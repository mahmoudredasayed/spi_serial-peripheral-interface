==> flow/design.v <==
module Slave(
    reset,
	slaveDataToSend, slaveDataReceived,
	SCLK, CS, MOSI, MISO
);
input reset;
input SCLK;
input CS;
output [7:0]slaveDataReceived;
input MOSI;
input [7:0]slaveDataToSend;
output MISO;
reg MISO;
reg [7:0]slaveDataReceived;
reg[3:0] count=4'b0000;
reg[3:0] count_2=4'b0000;
always @( negedge SCLK ,posedge reset)
begin
if(reset==1'b1)
  begin
    slaveDataReceived<=8'b00000000;
    count<=4'b0000;
    MISO<=1'bz;
  end
else if(CS==0)
  begin
   if(count!=4'b1000)
    begin
     slaveDataReceived[count]=MOSI;
     count=count+1;
	 if(count==4'b1000)
	  begin
        count=4'b0000;
      end
    end
  end
end
always @( posedge SCLK )
begin
 if(CS==0 && reset==1'b0)
  begin
   if(count_2!=4'b1000)
    begin
	 MISO=slaveDataToSend[count_2];
     count_2=count_2+1;
	 if(count_2==4'b1000)
	  begin
        count_2=4'b0000;
      end
    end
  end
else if(CS==1)
   begin
     MISO<=1'bz;
   end
end
endmodule
== Step by step through the tools: Slave ==
Tool output for the design above, in the order of the flow.
Lines are those of the file above, counted from 1.
Operators: Yosys type, input widths -> output width; for muxes data width and select width s.
Cell names lack the library's common part.
A cell with - has no value.

* Design top: Slave
* Clock port: SCLK
* Library: sky130hd
* Library corner: tt_025C_1v80

== Elaborated design ==
Counts by Yosys on the flattened word-level netlist (proc, flatten, opt, wreduce; memories kept). Register bits leave out memories and registers merged into their read ports (data or address); mux counts leave out enables and synchronous resets folded into registers. Print and check cells are left out. Cells with the same type and inputs are merged into one.

* Cells after elaboration: 14
* Output and inout bits: 9
* Input port bits: 12
* Register bits after elaboration: 12

* Eq/ne operators: 2
* Muxes and demuxes: 1
* Shifts and indexed selects: 2
* Bitwise gates (word level): 4
* Reductions and logical operators: 1
* Add/sub/neg operators: 2

{| class="wikitable"
|+ Operators by type and width
! kind !! number
|-
| $shift 1x5->8 || 1
|-
| $shift 1x5->8 const A || 1
|-
| $and 8x8->8 || 1
|-
| $or 8x8->8 || 1
|-
| $not 8->8 || 1
|-
| $neg 4->5 || 1
|-
| $add 4x1->4 const B || 1
|-
| $eq 4x4->1 const B || 1
|-
| $ne 4x4->1 const B || 1
|-
| $mux 4 || 1
|-
| $reduce_and 2->1 || 1
|-
| $not 1->1 || 1
|}

== Longest topological paths ==
Longest topological path by Yosys (ltp), each cell counted once; first at word level (registers and memories cut), then after technology mapping (sequential cells cut; the memories' decode and read muxes count).

* Depth in word-level cells: 5
* ABC_AREA: 1
* Depth in mapped cells: 10
* Depth with buffers taken out: 10

== Synthesis result ==
The flow's flattened synthesis, as Yosys stat reports it; memories are mapped. The netlist is that of the ABC_AREA named above (0 if unset); the other value can give another one.
Totals and module areas in this step are rounded.

{| class="wikitable"
|+ Cells by type
! cell !! number !! area in all (µm²)
|-
| dfrtn_1 || 12 || 300.288
|-
| nand2_1 || 35 || 131.376
|-
| nand3_1 || 15 || 75.072
|-
| ha_1 || 5 || 62.56
|-
| inv_1 || 16 || 60.058
|-
| nor2_1 || 13 || 48.797
|-
| nand2_4 || 4 || 45.043
|-
| nor2_4 || 2 || 22.522
|-
| nor2_2 || 2 || 12.512
|-
| buf_6 || 1 || 11.261
|-
| nand3_2 || 1 || 10.01
|-
| o21ai_0 || 2 || 10.01
|-
| inv_6 || 1 || 8.758
|-
| xor2_1 || 1 || 8.758
|-
| buf_4 || 1 || 7.507
|-
| inv_2 || 2 || 7.507
|-
| nand2_2 || 1 || 6.256
|-
| nand4_1 || 1 || 6.256
|}

Other cell types: 2; their cells: 2.

* Flip-flops: 12
* Sequential area: 300 µm²
* Buffer cells: 2
* Synthesis area: 845 µm²
* Cells in the netlist: 117

Data sheet: physical implementation of Slave

Flow measurements of Slave on sky130hd: 2 stored runs with different settings, listed in no order. Input and output delays are each 20% of the period that was set; the output load is 0.01 pF.
Values from the reports are rounded here.

=== Record 1 ===
{| class="wikitable"
! Setting !! Value
|-
| period_ns || 3.33
|-
| CORE_UTILIZATION || 71
|-
| SETUP_SLACK_MARGIN || 0.1
|-
| PLACE_DENSITY || 0.7
|-
| CORE_ASPECT_RATIO || 1.27
|-
| CELL_PAD_IN_SITES_DETAIL_PLACEMENT || 2
|-
| ABC_AREA || 1
|-
| GPL_TIMING_DRIVEN || 1
|-
| MIN_ROUTING_LAYER || met1
|-
| CAP_MARGIN || 20
|-
| CORE_MARGIN || 2
|-
| SLEW_MARGIN || 20
|}
Incomplete, placement halted on DPL-0033.

=== Record 2 ===
{| class="wikitable"
! Setting !! Value
|-
| period_ns || 2.15
|-
| CORE_UTILIZATION || 23
|-
| SETUP_SLACK_MARGIN || 0.43
|-
| HOLD_SLACK_MARGIN || 0.02
|-
| CORE_MARGIN || 2
|-
| GPL_TIMING_DRIVEN || 0
|-
| GPL_ROUTABILITY_DRIVEN || 1
|-
| CTS_CLUSTER_SIZE || 88
|-
| CTS_CLUSTER_DIAMETER || 173
|-
| CAP_MARGIN || 20
|-
| MAX_ROUTING_LAYER || met5
|-
| SLEW_MARGIN || 20
|-
! Result !! Value
|-
| Chip area in the Yosys report || 817 µm²
|-
| Setup slack of the critical path || -211 ps
|-
| Die footprint || 4040 µm²
|-
| Total negative setup slack || -2720 ps
|-
| Standard-cell area of the final layout || 1350 µm²
|}
